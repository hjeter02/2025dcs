==> flow/design.v <==
module SPMV(
    clk, 
	rst_n, 
	in_valid, 
	weight_valid, 
	in_row, 
	in_col, 
	in_data, 
	out_valid, 
	out_row, 
	out_data, 
	out_finish
);
input clk, rst_n; 
input in_valid, weight_valid; 
input [4:0] in_row, in_col; 
input [7:0] in_data; 
output logic out_valid; 
output logic [4:0] out_row; 
output logic [20:0] out_data; 
output logic out_finish; 
parameter IDLE = 2'b00;
parameter INV = 2'b01;
parameter INM = 2'b11;
parameter OUTV = 2'b10;
logic [1:0] cur_state;
logic [1:0] next_state;
logic [7:0] vector_next [0:31];
logic [7:0] vector [0:31];
logic [7:0] v_reg;
logic [4:0] in_row_reg;
logic [4:0] in_row_reg_2;
logic [4:0] in_row_tmp;
logic [7:0] in_data_reg;
logic acc_rst;
logic [17:0] acc;
logic [17:0] sum;
logic [17:0] sum_reg;
logic [17:0] data [0:31];
logic [17:0] data_reg [0:31];
logic [31:0] row_valid;
logic [31:0] row_valid_f;
always_ff @(posedge clk, negedge rst_n) begin
    if (!rst_n)
        cur_state <= IDLE;
    else 
        cur_state <= next_state;
end
always_comb begin
	case (cur_state)
	IDLE: next_state = (in_valid) ? INV : IDLE;
	INV: next_state = (weight_valid) ? INM : cur_state;
	INM: next_state = (!weight_valid) ? OUTV : cur_state;
	OUTV: next_state = (out_finish) ? IDLE : cur_state;
	endcase
end
genvar i;
generate
	for (i = 0; i < 32; i = i + 1) begin
		always_comb begin
			vector_next[i] = vector[i];
			if (in_valid) begin  
				if ((i == in_row))
					vector_next[i] = in_data;
			end
		end
	end
endgenerate
generate
	for (i = 0; i < 32; i = i + 1) begin
		always_ff @(posedge clk, negedge rst_n) begin
			if (!rst_n) begin
				vector[i] <= 0;
			end
			else if (in_valid) begin 
				vector[i] <= vector_next[i];
			end
			else if (out_finish) begin
				vector[i] <= 0;
			end
		end
	end
endgenerate
assign in_row_tmp = (weight_valid)? in_row : 0;  
always_ff @(posedge clk, negedge rst_n) begin
	if (!rst_n)
		acc_rst <= 0;
	else if ((cur_state[1]) && (in_row_tmp != in_row_reg))  
		acc_rst <= 1;
	else
		acc_rst <= 0;
end	
assign acc = ((acc_rst))? 0 : sum_reg;
assign sum = acc + (v_reg * in_data_reg);  
always_ff @(posedge clk) begin
    in_row_reg <= in_row_tmp;
	in_row_reg_2 <= in_row_reg;
end
always_ff @(posedge clk, negedge rst_n) begin
	if (!rst_n)
        in_data_reg <= 0;
    else if (weight_valid || (cur_state == INM))  
        in_data_reg <= in_data;
	else if (out_finish)
		in_data_reg <= 0;
end
always_ff @(posedge clk, negedge rst_n) begin
	if (!rst_n)
        v_reg <= 0;
    else if (weight_valid || (cur_state == INM))  
        v_reg <= vector[in_col];
	else if (out_finish)
		v_reg <= 0;
end
always_ff @(posedge clk, negedge rst_n) begin
	if (!rst_n)  
        sum_reg <= 0;
    else if (weight_valid || (cur_state == INM))  
        sum_reg <= sum;
	else if (out_finish)
		sum_reg <= 0;
end
generate
	for (i = 0; i < 32; i = i + 1) begin
		always_comb begin
			data[i] = data_reg[i];
			if ((acc_rst) && (sum_reg != 0) && (i == in_row_reg_2)) begin  
				data[i] = sum_reg;
			end
		end
	end
endgenerate
generate
    for (i = 0; i < 32; i = i + 1) begin
        always @(posedge clk) begin  
            data_reg[i] <= data[i];
	    end 
end
endgenerate
always_comb begin
    for (integer i = 0; i < 32; i = i + 1) begin
        row_valid[i] = row_valid_f[i];
    end
    if ((acc_rst) && ((sum_reg != 0)))  
        row_valid[in_row_reg_2] = 1;
	if (cur_state == OUTV)  
		row_valid[out_row] = 0;
end
always_ff @(posedge clk, negedge rst_n) begin
    if (!rst_n) begin  
        for (integer i = 0; i < 32; i = i + 1) begin
            row_valid_f[i] <= 0;
        end
    end
    else if (out_finish) begin  
        for (integer i = 0; i < 32; i = i + 1) begin
            row_valid_f[i] <= 0;
        end
    end
    else if (cur_state[1] == 1)
        for (integer i = 0; i < 32; i = i + 1) begin
            row_valid_f[i] <= row_valid[i];
        end
end
always_comb begin
    casez (row_valid_f)
        32'b???????????????????????????????1: begin
            out_data = data_reg[0];
            out_row = 0;
        end
        32'b??????????????????????????????10: begin
            out_data = data_reg[1];
            out_row = 1;
        end
        32'b?????????????????????????????100: begin
        out_data = data_reg[2];
        out_row = 2;
        end
        32'b????????????????????????????1000: begin
        out_data = data_reg[3];
        out_row = 3;
        end
        32'b???????????????????????????10000: begin
            out_data = data_reg[4];
            out_row = 4;
        end
        32'b??????????????????????????100000: begin
            out_data = data_reg[5];
            out_row = 5;
        end
        32'b?????????????????????????1000000: begin
            out_data = data_reg[6];
            out_row = 6;
        end
        32'b????????????????????????10000000: begin
            out_data = data_reg[7];
            out_row = 7;
        end
        32'b???????????????????????100000000: begin
            out_data = data_reg[8];
            out_row = 8;
        end
        32'b??????????????????????1000000000: begin 
            out_data = data_reg[9];
            out_row = 9;
        end
        32'b?????????????????????10000000000: begin 
            out_data = data_reg[10];
            out_row = 10;
        end
        32'b????????????????????100000000000: begin 
            out_data = data_reg[11];
            out_row = 11;
        end
        32'b???????????????????1000000000000: begin
            out_data = data_reg[12];
            out_row = 12;
        end
        32'b??????????????????10000000000000: begin
            out_data = data_reg[13];
            out_row = 13;
        end
        32'b?????????????????100000000000000: begin
            out_data = data_reg[14];
            out_row = 14;
        end
        32'b????????????????1000000000000000: begin 
            out_data = data_reg[15];
            out_row = 15;
        end
        32'b???????????????10000000000000000: begin 
            out_data = data_reg[16];
            out_row = 16;
        end
        32'b??????????????100000000000000000: begin 
            out_data = data_reg[17];
            out_row = 17;
        end
        32'b?????????????1000000000000000000: begin 
            out_data = data_reg[18];
            out_row = 18;
        end
        32'b????????????10000000000000000000: begin 
            out_data = data_reg[19];
            out_row = 19;
        end
        32'b???????????100000000000000000000: begin
            out_data = data_reg[20];
            out_row = 20;
        end
        32'b??????????1000000000000000000000: begin
            out_data = data_reg[21];
            out_row = 21;
        end
        32'b?????????10000000000000000000000: begin
            out_data = data_reg[22];
            out_row = 22;
        end
        32'b????????100000000000000000000000: begin 
            out_data = data_reg[23];
            out_row = 23;
        end
        32'b???????1000000000000000000000000: begin 
            out_data = data_reg[24];
            out_row = 24;
        end
        32'b??????10000000000000000000000000: begin 
            out_data = data_reg[25];
            out_row = 25;
        end
        32'b?????100000000000000000000000000: begin 
            out_data = data_reg[26];
            out_row = 26;
        end
        32'b????1000000000000000000000000000: begin 
            out_data = data_reg[27];
            out_row = 27;
        end
        32'b???10000000000000000000000000000: begin 
            out_data = data_reg[28];
            out_row = 28;
        end
        32'b??100000000000000000000000000000: begin
            out_data = data_reg[29];
            out_row = 29;
        end
        32'b?1000000000000000000000000000000: begin
            out_data = data_reg[30];
            out_row = 30;
        end
        32'b10000000000000000000000000000000: begin
            out_data = data_reg[31];
            out_row = 31;
        end
        32'b00000000000000000000000000000000: begin
            out_data = 0;
            out_row = 0;
        end
    endcase
end
assign out_finish = (cur_state == OUTV)? ~(|row_valid) : 0;
assign out_valid = (cur_state == OUTV);  
endmodule
# [Tool chain data of SPMV]
# Tool output for the design above, in the order of the flow.
# Line numbers count from 1 in the design file above.
# Cell names lack the library's common part.
# A cell with -- has no value.
[design] design="SPMV" clock_port="clk" library="sky130hd" corner="tt_025C_1v80"

# [Elaborated design]
# Source: Yosys, flattened and elaborated. Widths are those after wreduce. Registers that Yosys merges into a memory's read port (data or address) are not register bits. Print and check cells do not count.
[bits] register_bits=911 out_inout_bits=28 word_cells=655
[classes] addsub=1 n_mul=1 n_eq=225 n_mux=211 n_logic=1 reduce_and_logical=144
[ops] operator="31-bit OR reduction" n=64
[ops] operator="21-bit parallel mux with 33-bit select" n=1
[ops] operator="8-bit two-way mux" n=67
[ops] operator="8-bit parallel mux with 32-bit select" n=1
[ops] operator="5-bit equality test (second input constant)" n=49
[ops] operator="5-bit equality test (first input constant)" n=32
[ops] operator="5-bit parallel mux with 32-bit select" n=1
[ops] operator="8-bit by 8-bit multiplier with 16-bit output" n=1
[ops] operator="1-bit parallel mux with 2-bit select" n=64
[ops] operator="5-bit by 4-bit equality test with 1-bit output (second input constant)" n=24
[ops] operator="4-bit by 5-bit equality test with 1-bit output (first input constant)" n=16
[ops] operator="1-bit two-way mux" n=67
[ops] operator="2-bit by 1-bit inequality test with 1-bit output (second input constant)" n=32
[ops] operator="2-bit AND reduction" n=32
[ops] operator="32-bit two-way mux" n=2
[ops] operator="5-bit by 3-bit equality test with 1-bit output (second input constant)" n=12
[ops] operator="18-bit two-way mux" n=3
[ops] operator="3-bit by 5-bit equality test with 1-bit output (first input constant)" n=8
[ops] operator="1-bit logical AND" n=34
[ops] operator="32-bit equality test (second input constant)" n=1
[ops] operator="32-bit zero test" n=1
[ops] operator="32-bit OR reduction" n=1
[ops] operator="31-bit equality test (second input constant)" n=1
[ops] operator="30-bit equality test (second input constant)" n=1
[ops] operator="5-bit by 2-bit equality test with 1-bit output (second input constant)" n=6
[ops] operator="29-bit equality test (second input constant)" n=1
[ops] operator="28-bit equality test (second input constant)" n=1
[ops] operator="27-bit equality test (second input constant)" n=1
# Not listed: further kinds 42, cells in them 59.

# [Depth]
# Depth = most cells in a row (Yosys ltp): at word level without a register or memory, in the mapped netlist without a sequential cell, where the memories' decode and read muxes count.
[depth] word_depth=12 abc_area=0 ltp_mapped=23

# [Synthesis result]
# Source: synth_stat.txt of the flow (Yosys; design flattened, memories mapped). It holds for the ABC_AREA given above (unset counts as 0); a run with the other value may have another netlist.
[synth_totals] stdcells=3158 mapped_area_mm2=0.039344 seqArea_mm2=0.0256296 flip_flops=911 buffers=209
[types] cell="edfxtp_1" n=576 area_total_um2=1.73E+04
[types] cell="dfrtp_1" n=325 area_total_um2=8132.8
[types] cell="nand2_1" n=477 area_total_um2=1.79E+03
[types] cell="o22ai_1" n=270 area_total_um2=1689.12
[types] cell="fa_1" n=50 area_total_um2=1000.96
[types] cell="a222oi_1" n=90 area_total_um2=900.864
[types] cell="a221oi_1" n=90 area_total_um2=788.256
[types] cell="clkbuf_1" n=168 area_total_um2=630.605
[types] cell="a22oi_1" n=80 area_total_um2=600.576
[types] cell="nor2_1" n=151 area_total_um2=566.794
[types] cell="a21oi_1" n=107 area_total_um2=535.514
[types] cell="a22o_1" n=60 area_total_um2=525.504
[types] cell="ha_1" n=40 area_total_um2=500.48
[types] cell="nand3_1" n=73 area_total_um2=365.35
[types] cell="inv_1" n=91 area_total_um2=341.578
[types] cell="and2_1" n=45 area_total_um2=281.52
[types] cell="nor3_1" n=45 area_total_um2=225.216
[types] cell="nand4_1" n=33 area_total_um2=206.448
# Other cell types: 64; their cells: 387.

# [Timing after synthesis]
# Source: OpenSTA report_checks on the synthesized netlist (no wires, ideal clock, input and output delay 20% of the period each), path of least setup slack; recovery checks are left aside. Register names are those of the netlist, which keeps one name where synthesis merged equal registers.
[synth_timing] path_kind="register -> output" startpoint="register sum_reg[14]" endpoint="output port out_finish" tclk_ps=7250 out_delay_ps=1450 t_first_pin_ps=0 arrival_time_ps=3700 required_time_ps=5800 slack_ps=2100 path_delay_ps=3700 driving_pins=12 path_buffers=1 synth_period_reached_ps=5150
# "path_delay_ps" is the arrival time less input delay plus setup time.
# A path that ends at an output port has no setup time.
# "driving_pins": output pins that drive a net of the path, with the launching flip-flop's if there is one; two outputs of one cell count as two.
# "synth_period_reached_ps" is the clock period less the worst setup slack; recovery checks do not enter. This is arithmetic on one report: input and output delays are still those of the set period (20% each).
# Between the ends stands the longest chain of elaborated cells between them, by number of cells; it is not shown to be the way that was timed. Of several equally long chains one is given.
# A line is the first line of the expression or statement that the cell stems from. Yosys adds cells for indexed reads and writes and turns some case tables into memories.
# A register here has more assigning lines than the two given.
[synth_via] cell_sequence="dfrtp_1 or4_1 nor3_1 a21oi_1 o21ai_0 o21ai_0 nor4_1 o2111ai_1 nor4_1 nand4_1 nor3_2 buf_2" elab_chain_cells=8 cone_cells=39
[synth_lines] item="from (decl)" line=38 source="logic [17:0] sum_reg;"
[synth_lines] item="from (assign)" line=117 source="sum_reg <= 0;"
[synth_lines] item="from (assign)" line=119 source="sum_reg <= sum;"
[synth_lines] item="18-bit nonzero test" line=144 source="if ((acc_rst) && ((sum_reg != 0)))"
[synth_lines] item="1-bit logical AND" line=144
[synth_lines] item="32-bit two-way mux" line=144
[synth_lines] item="1-bit parallel mux with 2-bit select" line=147 source="row_valid[out_row] = 0;"
[synth_lines] item="32-bit two-way mux" line=146 source="if (cur_state == OUTV)"
[synth_lines] item="32-bit OR reduction" line=301 source="assign out_finish = (cur_state == OUTV)? ~(|row_valid) : 0;"
[synth_lines] item="1-bit NOT" line=301
[synth_lines] item="1-bit two-way mux" line=301
[synth_lines] item="to (decl)" line=21 source="output logic out_finish;"

# [Worst path after layout]
# From the final timing report of stored run 1: the path of least setup slack in the routed layout; clock arrival at registers is part of the times.
# The report prints the path's times to 10 ps; the period is as set.
[layout_timing] path_kind="register -> output" startpoint="register row_valid_f[2]" endpoint="output port out_finish" tclk_ps=4800 out_delay_ps=960 t_first_pin_ps=700 arrival_time_ps=4470 required_time_ps=3840 slack_ps=-630 driving_pins=15 path_buffers=4
# Between the ends stands the longest chain of elaborated cells between them, by number of cells; it is not shown to be the way that was timed. Of several equally long chains one is given.
# A register here has more assigning lines than the two given.
[layout_via] cell_sequence="dfrtp_1 buf_6 nor4_4 buf_6 nand4_4 a311o_1 nand4_4 o211ai_4 a211o_4 o32ai_4 o2111ai_2 or4_4 nor3_4 buf_12 buf_6" elab_chain_cells=10 cone_cells=135 lines_between=6
[layout_lines] item="from (decl)" line=42 source="logic [31:0] row_valid_f;"
[layout_lines] item="from (assign)" line=152 source="row_valid_f[i] <= 0;"
[layout_lines] item="from (assign)" line=162 source="row_valid_f[i] <= row_valid[i];"
[layout_lines] item="32-bit zero test" line=166 source="casez (row_valid_f)"
[layout_lines] item="2-bit OR reduction"
[layout_lines] item="5-bit parallel mux with 32-bit select" line=166
[layout_lines] item="5-bit equality test" line=147 source="row_valid[out_row] = 0;"
[layout_lines] item="31-bit OR reduction"
[layout_lines] item="1-bit parallel mux with 2-bit select" line=147
[layout_lines] item="32-bit two-way mux" line=146 source="if (cur_state == OUTV)"
[layout_lines] item="32-bit OR reduction" line=301 source="assign out_finish = (cur_state == OUTV)? ~(|row_valid) : 0;"
[layout_lines] item="1-bit NOT" line=301
[layout_lines] item="1-bit two-way mux" line=301
[layout_lines] item="to (decl)" line=21 source="output logic out_finish;"

# Stored flow runs of SPMV (2 of them; Yosys, OpenROAD, sky130hd). They differ in their settings and are not a sequence. Constraints: input delay and output delay 20% of the set period each, output load 0.01 pF.
# By "period_reached_ps" is meant the clock period of the run minus its worst setup slack. This is arithmetic on one report: input and output delays are still those of the set period (20% each).
# "worst_setup_path_time_ps" means the part of the period allowed to the worst setup path (the constraints hold back 20% at inputs and 20% at outputs) less its slack; where the path has registers, the arrival times of their clocks count too.
# "power.total_w" rests on the timing tool's default activity at the inputs, not on a simulated workload.
# "worst_setup_path_time_ps" is known to 10 ps.
run="stored run 1" settings period_ns=4.8 CORE_UTILIZATION=15 SETUP_SLACK_MARGIN=1.3 PLACE_DENSITY=0.69 GPL_ROUTABILITY_DRIVEN=1 CTS_CLUSTER_DIAMETER=164 MIN_ROUTING_LAYER="met2" MAX_ROUTING_LAYER="met5" CAP_MARGIN=20 CORE_MARGIN=2 SLEW_MARGIN=20
run="stored run 1" results timing.setup.ws_ps=-628 worst_setup_path_time_ps=4470 path_kind="register -> output" power.total_w=0.027442 die_area_mm2=0.266406 util_frac=0.202 cell_area_final_mm2=0.0528282 period_reached_ps=5428 post_synth_area_mm2=0.039344 fin_tns_ps=-3590
run="stored run 2" settings period_ns=4.94 CORE_UTILIZATION=44 PLACE_DENSITY_LB_ADDON=0.18 HOLD_SLACK_MARGIN=0.17 CELL_PAD_IN_SITES_GLOBAL_PLACEMENT=3 CELL_PAD_IN_SITES_DETAIL_PLACEMENT=0 TNS_END_PERCENT=50 GPL_ROUTABILITY_DRIVEN=1 CAP_MARGIN=10 CORE_MARGIN=2 SLEW_MARGIN=20
run="stored run 2" results timing.setup.ws_ps=-331 worst_setup_path_time_ps=4280 path_kind="register -> output" power.total_w=0.025469 die_area_mm2=0.0918272 util_frac=0.534 cell_area_final_mm2=0.0472566 period_reached_ps=5271 post_synth_area_mm2=0.039344 fin_tns_ps=-783
