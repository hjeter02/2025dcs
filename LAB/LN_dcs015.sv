==> flow/design.v <==
module LN(
    clk,
    rst_n,
    in_valid,
    in_data,
    out_valid,
	out_data
);
input clk;
input rst_n;
input in_valid;
input signed [7:0] in_data;
output logic out_valid;
output logic signed [7:0] out_data;
logic signed [7:0] data [0:7];
logic signed [7:0] data_nxt [0:7];
logic [2:0] cnt, cnt_nxt;
logic signed [11: 0] sum, sum_reg, acc, acc2;
logic signed [7:0] mean, mean_reg, xi, xi_reg;  
logic signed [8:0] xi_mean, abs, xi2, xi2_reg;  
logic signed [11: 0] sum2, sum2_reg;
logic signed [7:0] vrc, vrc_reg;
logic signed [8:0] data2 [0:7];
logic signed [8:0] data2_nxt [0:7];
logic signed [7:0] out_data_nxt;
logic out_valid_nxt;
logic valid [17:0];
always @(posedge clk) begin
        valid[0] <= (in_valid)? in_valid : 0;
        for (integer i = 1; i < 18; i = i + 1) begin
            valid[i] <= valid[i - 1];
        end
end
always @(posedge clk, negedge rst_n) begin
    if (!rst_n)
        cnt <= 0;
    else 
        cnt <= cnt_nxt;
end
always @(*) begin
    cnt_nxt = 0;
    if (in_valid || out_valid) begin  
        cnt_nxt = (cnt == 7)? 0 : cnt + 1;
    end
end
always @(posedge clk) begin
        data[0] <= data_nxt[0];
        data[1] <= data_nxt[1];
        data[2] <= data_nxt[2];
        data[3] <= data_nxt[3];
        data[4] <= data_nxt[4];
        data[5] <= data_nxt[5];
        data[6] <= data_nxt[6];
        data[7] <= data_nxt[7];
end
always @(*) begin
    for (integer i = 0; i < 8; i = i + 1) begin
        data_nxt[i] = data[i];
    end
    if (in_valid || out_valid) begin
        data_nxt[0] = in_data;
        for (integer i = 1; i < 8; i = i + 1) begin
        data_nxt[i] = data[i-1];
        end
    end
end
assign acc = (cnt == 0)? 0 : sum_reg;
always @(*) begin
    sum = (in_valid)? acc + in_data : 0;
    mean = sum_reg / 8;  
end
always @(posedge clk, negedge rst_n) begin
    if (!rst_n)
        mean_reg <= 0;
    else if (cnt == 0)
        mean_reg <= mean;
end
always @(posedge clk) begin
        sum_reg <= sum;
end
always @(*) begin
    xi = data[7];
    xi_mean = xi_reg - mean_reg;
end
always @(posedge clk) begin
        xi_reg <= xi;
end
always @(posedge clk) begin
        data2[0] <= data2_nxt[0];
        data2[1] <= data2_nxt[1];
        data2[2] <= data2_nxt[2];
        data2[3] <= data2_nxt[3];
        data2[4] <= data2_nxt[4];
        data2[5] <= data2_nxt[5];
        data2[6] <= data2_nxt[6];
        data2[7] <= data2_nxt[7];
end
always @(*) begin
    for (integer i = 0; i < 8; i = i + 1) begin
        data2_nxt[i] = data2[i];
    end
    if (in_valid || out_valid) begin  
        data2_nxt[0] = xi_mean;
        for (integer i = 1; i < 8; i = i + 1) begin
            data2_nxt[i] = data2[i-1];
        end
    end
end
always @(*) begin
    abs = (xi_mean[8])? ~(xi_mean - 1) : xi_mean;
end
assign acc2 = (cnt == 1)? 0 : sum2_reg;
always @(*) begin
    sum2 = acc2 + abs;
    vrc = sum2_reg / 8;
end
always @(posedge clk, negedge rst_n) begin
    if (!rst_n)
        vrc_reg <= 0;
    else if (cnt == 1)
        vrc_reg <= vrc;
end
always @(posedge clk, negedge rst_n) begin
    if (!rst_n)
        sum2_reg <= 0;
    else 
        sum2_reg <= sum2;
end
always @(*) begin
    out_valid_nxt = valid[17];
end
always @(*) begin
    xi2 = data2[7];
    out_data_nxt = xi2_reg / vrc_reg;
end
always @(posedge clk) begin
        xi2_reg <= xi2;
end
always @(posedge clk, negedge rst_n) begin
    if (!rst_n)
        out_data <= 0;
    else 
        out_data <= (out_valid_nxt)? out_data_nxt : 0;
end
always @(posedge clk, negedge rst_n) begin
    if (!rst_n)
        out_valid <= 0;
    else 
        out_valid <= out_valid_nxt;
end
endmodule
== Step by step through the tools: LN ==
Tool output for the design above, in the order of the flow.
Lines are those of the file above, counted from 1.
Cell names lack the library's common part.
The mark - stands for no value.
Set-up
  top module: LN
  clock port: clk
  cell library: sky130hd
  timing corner: tt_025C_1v80

== Word-level counts ==
Counts by Yosys on the flattened word-level netlist (proc, flatten, opt, wreduce). Print and check cells are left out. Cells with the same type and inputs are merged into one.
Cells by class
  $mul: 0
  add/sub/neg operators: 7
  eq/ne operators: 2
  bitwise operators: 3
  reduce/logical cells: 4
  shifts and indexed selects: 0
  magnitude comparators: 0
  mux-type cells: 6
  divide/modulo/power cells: 1
Operators with widths (count)
  9-bit by 8-bit divider with 9-bit output: 1
  12-bit 2-to-1 mux: 2
  8-bit by 1-bit adder with 8-bit output: 2
  12-bit by 8-bit adder with 12-bit output: 1
  12-bit by 9-bit adder with 12-bit output: 1
  8-bit by 8-bit subtractor with 9-bit output: 1
  9-bit by 2-bit subtractor with 9-bit output (second input constant): 1
  9-bit NOT: 1
  9-bit 2-to-1 mux: 1
  8-bit 2-to-1 mux: 1
  3-bit OR reduction: 2
  3-bit 2-to-1 mux: 2
  3-bit by 1-bit adder with 3-bit output (second input constant): 1
  3-bit by 1-bit == test with 1-bit output (second input constant): 1
  3-bit == test (second input constant): 1
  3-bit logical NOT: 1
  1-bit bitwise AND: 2
  1-bit logical OR: 1
Bit counts
  latch bits: 0
  bits in writable memories: 0
  memories: 0
  input bits: 11
  word width x clocked read ports: 0
  ROM bits: 0
  register bits after elaboration: 223

== Depth ==
Depth = most cells in a row (Yosys ltp): at word level without a register or memory, in the mapped netlist without a sequential cell, where the memories' decode and read muxes count.
Logic depth
  depth in word-level cells: 5
  ABC_AREA: 0
  depth in mapped cells: 67
  depth with buffers taken out: 66

== After synthesis ==
Yosys stat after the flow's synthesis: flattened, memories mapped to cells. It holds for the ABC_AREA given above (unset counts as 0); a run with the other value may have another netlist.
Cells by type
  edfxtp_1: count 136, area in all 4.08E+03 µm²
  ha_1: count 88, area in all 1.1E+03 µm²
  dfrtp_1: count 40, area in all 1000.96 µm²
  dfxtp_1: count 47, area in all 940.902 µm²
  xnor2_1: count 37, area in all 324.061 µm²
  xor2_1: count 32, area in all 280.269 µm²
  and2_1: count 41, area in all 256.496 µm²
  a21oi_1: count 39, area in all 195.187 µm²
  mux2_2: count 17, area in all 191.434 µm²
  o21ai_0: count 38, area in all 190.182 µm²
  inv_1: count 47, area in all 176.419 µm²
  nand2_1: count 41, area in all 153.898 µm²
  nor2_1: count 39, area in all 146.39 µm²
  nor2b_1: count 19, area in all 118.864 µm²
  nand3_1: count 20, area in all 100.096 µm²
  o21a_1: count 13, area in all 97.594 µm²
  a21o_1: count 11, area in all 82.579 µm²
  nor3_1: count 14, area in all 70.067 µm²
Not listed: further types 61, cells in them 152.
Synthesis totals
  chip area (Yosys): 10762.8 µm²
  cells in the netlist: 871
  buffer cells: 14
  flip-flops: 223

== Worst setup path after synthesis ==
Path of least setup slack by OpenSTA after synthesis, without wires, with an ideal clock, recovery checks aside; 20% of the period is set as input and as output delay. Where synthesis merged equal registers, the netlist keeps one of their names.
Timing path after synthesis
  path type: reg-to-reg
  start point: register vrc_reg[0]
  end point: register out_data[6]
  stages: 60
  data arrival time: 14.189 ns
  required time: 31.881 ns
  setup slack: 17.692 ns
  delay of the path: 14.308 ns
  time at the first pin: 0.000 ns
  period: 32.0 ns
  buffers on the path: 2
  synthesis period reached: 14.308 ns
"delay of the path" is the arrival time less input delay plus setup time.
"stages": output pins that drive a net of the path, with the launching flip-flop's if there is one; two outputs of one cell count as two.
"synthesis period reached" = period - worst setup slack (recovery checks aside). The figure is calculated, with input and output delays left at 20% of the set period.
Between the ends stands the longest chain of elaborated cells between them, by number of cells; it is not shown to be the way that was timed. Of several equally long chains one is given.
A line is the first line of the expression or statement that the cell stems from. Yosys adds cells for indexed reads and writes and turns some case tables into memories.
On the way, after synthesis
  cells stage by stage: dfrtp_1 > inv_1 > ha_1 > or3b_1 > a211oi_2 > nand2_1 > nor3_2 > a31oi_1 > a31oi_1 > ha_1 > inv_1 > or4_1 > nand2_1 > a21oi_1 > mux2_4 > ha_1 > o211a_1 > or3_1 > [... 24 more ...] > clkbuf_1 > mux2_2 > ha_1 > a21oi_1 > o21ai_0 > o32ai_1 > buf_2 > o22a_1 > o21ai_0 > ha_1 > or4_1 > a21oi_1 > a31oi_1 > inv_1 > ha_1 > a31oi_1 > xor2_1 > and2_1
  length of the longest elaborated chain: 2
  elaborated cells on any way between the ends: 2
  RTL lines with such cells: 2
  those cells by class: div (1); mux (1)
RTL lines, path after synthesis
  start: declaration: line 22  | logic signed [7:0] vrc, vrc_reg;
  start: assignment: line 119  | vrc_reg <= 0;
  start: assignment: line 121  | vrc_reg <= vrc;
  9-bit by 8-bit divider with 9-bit output: line 134  | out_data_nxt = xi2_reg / vrc_reg;
  8-bit 2-to-1 mux: line 143  | out_data <= (out_valid_nxt)? out_data_nxt : 0;
  end: assignment: line 141  | out_data <= 0;
  end: assignment: line 143
  end: declaration: line 14  | output logic signed [7:0] out_data;

== Worst path after layout ==
Path of least setup slack in the final report of entry A (OpenROAD, finished layout, wires in). Where an end is a register, its clock arrival counts in the times.
Timing path post-layout
  path type: reg-to-reg
  start point: register vrc_reg[0]
  end point: register out_data[6]
  stages: 63
  required time: 13.79 ns
  data arrival time: 13.88 ns
  setup slack: -0.09 ns
  buffers on the path: 4
  time at the first pin: 0.52 ns
  period: 13.4 ns
Between the ends stands the longest chain of elaborated cells between them, by number of cells; it is not shown to be the way that was timed. Of several equally long chains one is given.
On the way, post-layout
  cells stage by stage: dfrtp_2 > clkinv_4 > ha_4 > or3b_4 > a211oi_4 > nand2_2 > nor3_4 > a31oi_1 > a31oi_1 > ha_2 > inv_2 > or4_1 > nand2_1 > a21oi_1 > mux2_4 > ha_4 > o211a_1 > or3_4 > [... 27 more ...] > clkbuf_16 > mux2_4 > ha_4 > nand4_1 > a21oi_4 > o32ai_4 > buf_4 > and2_4 > a221o_1 > ha_4 > or4_4 > a21oi_4 > a31oi_4 > inv_2 > ha_4 > a31oi_4 > xor2_1 > and2_1
  length of the longest elaborated chain: 2
  elaborated cells on any way between the ends: 2
  RTL lines with such cells: 2
  those cells by class: div (1); mux (1)
RTL lines, path post-layout
  start: declaration: line 22  | logic signed [7:0] vrc, vrc_reg;
  start: assignment: line 119  | vrc_reg <= 0;
  start: assignment: line 121  | vrc_reg <= vrc;
  9-bit by 8-bit divider with 9-bit output: line 134  | out_data_nxt = xi2_reg / vrc_reg;
  8-bit 2-to-1 mux: line 143  | out_data <= (out_valid_nxt)? out_data_nxt : 0;
  end: assignment: line 141  | out_data <= 0;
  end: assignment: line 143
  end: declaration: line 14  | output logic signed [7:0] out_data;

# Flow runs of LN

LN through Yosys and OpenROAD on sky130hd: 2 stored runs, unordered, with their settings and measured results. The constraints put input and output delay at 20% of the set period each and load the outputs with 0.01 pF.
"achieved clock period (ns)" means the clock period less the worst setup slack. The figure is calculated, with input and output delays left at 20% of the set period.

Flow files of entry A
==> flow/run.sh <==
#!/bin/bash
# the make line also repeats the synthesis and layout settings of config.mk as NAME=value (left out here)
make -C /OpenROAD-flow-scripts/flow DESIGN_CONFIG=/design/flow/config.mk WORK_HOME=/design/flow/orfs CLKGATE_MAP_FILE= finish
==> flow/config.mk <==
export PLATFORM = sky130hd
export DESIGN_NAME = LN
export DESIGN_NICKNAME = LN
export VERILOG_FILES = /design/flow/design.v
export SDC_FILE = /design/flow/constraint.sdc
export NUM_CORES = 4
export LEC_CHECK = 0
export CAP_MARGIN = 20
export CELL_PAD_IN_SITES_DETAIL_PLACEMENT = 0
export CORE_MARGIN = 10
export CORE_UTILIZATION = 43
export GPL_ROUTABILITY_DRIVEN = 0
export GPL_TIMING_DRIVEN = 0
export MIN_ROUTING_LAYER = met1
export PLACE_DENSITY = 0.44
export SETUP_SLACK_MARGIN = 0.79
export SLEW_MARGIN = 20
==> flow/constraint.sdc <==
create_clock -name core_clock -period 13.4 [get_ports {clk}]
set_input_delay 2.6800 -clock core_clock [delete_from_list [all_inputs] [get_ports {clk}]]
set_output_delay 2.6800 -clock core_clock [all_outputs]
set_load 0.01 [all_outputs]

report of entry A
yosys chip area after synthesis (um^2): 10762.8
finish__design__die__area: 31758.8
finish__design__instance__area__stdcell: 13464.2
finish__timing__setup__ws: -0.089
finish__timing__setup__tns: -0.207
achieved clock period (ns): 13.489

Flow files of entry B
==> flow/run.sh <==
#!/bin/bash
# the make line also repeats the synthesis and layout settings of config.mk as NAME=value (left out here)
make -C /OpenROAD-flow-scripts/flow DESIGN_CONFIG=/design/flow/config.mk WORK_HOME=/design/flow/orfs CLKGATE_MAP_FILE= finish
==> flow/config.mk <==
export PLATFORM = sky130hd
export DESIGN_NAME = LN
export DESIGN_NICKNAME = LN
export VERILOG_FILES = /design/flow/design.v
export SDC_FILE = /design/flow/constraint.sdc
export NUM_CORES = 4
export LEC_CHECK = 0
export ABC_AREA = 0
export CAP_MARGIN = 25
export CORE_MARGIN = 2
export CORE_UTILIZATION = 63
export GPL_TIMING_DRIVEN = 0
export MIN_ROUTING_LAYER = met1
export PLACE_DENSITY = 0.71
export SLEW_MARGIN = 20
export TNS_END_PERCENT = 95
==> flow/constraint.sdc <==
create_clock -name core_clock -period 10.4 [get_ports {clk}]
set_input_delay 2.0800 -clock core_clock [delete_from_list [all_inputs] [get_ports {clk}]]
set_output_delay 2.0800 -clock core_clock [all_outputs]
set_load 0.01 [all_outputs]

report of entry B
yosys chip area after synthesis (um^2): 10762.8
finish__design__die__area: 18145.4
finish__design__instance__area__stdcell: 13218.9
finish__timing__setup__ws: -2.953
finish__timing__setup__tns: -22.936
achieved clock period (ns): 13.353
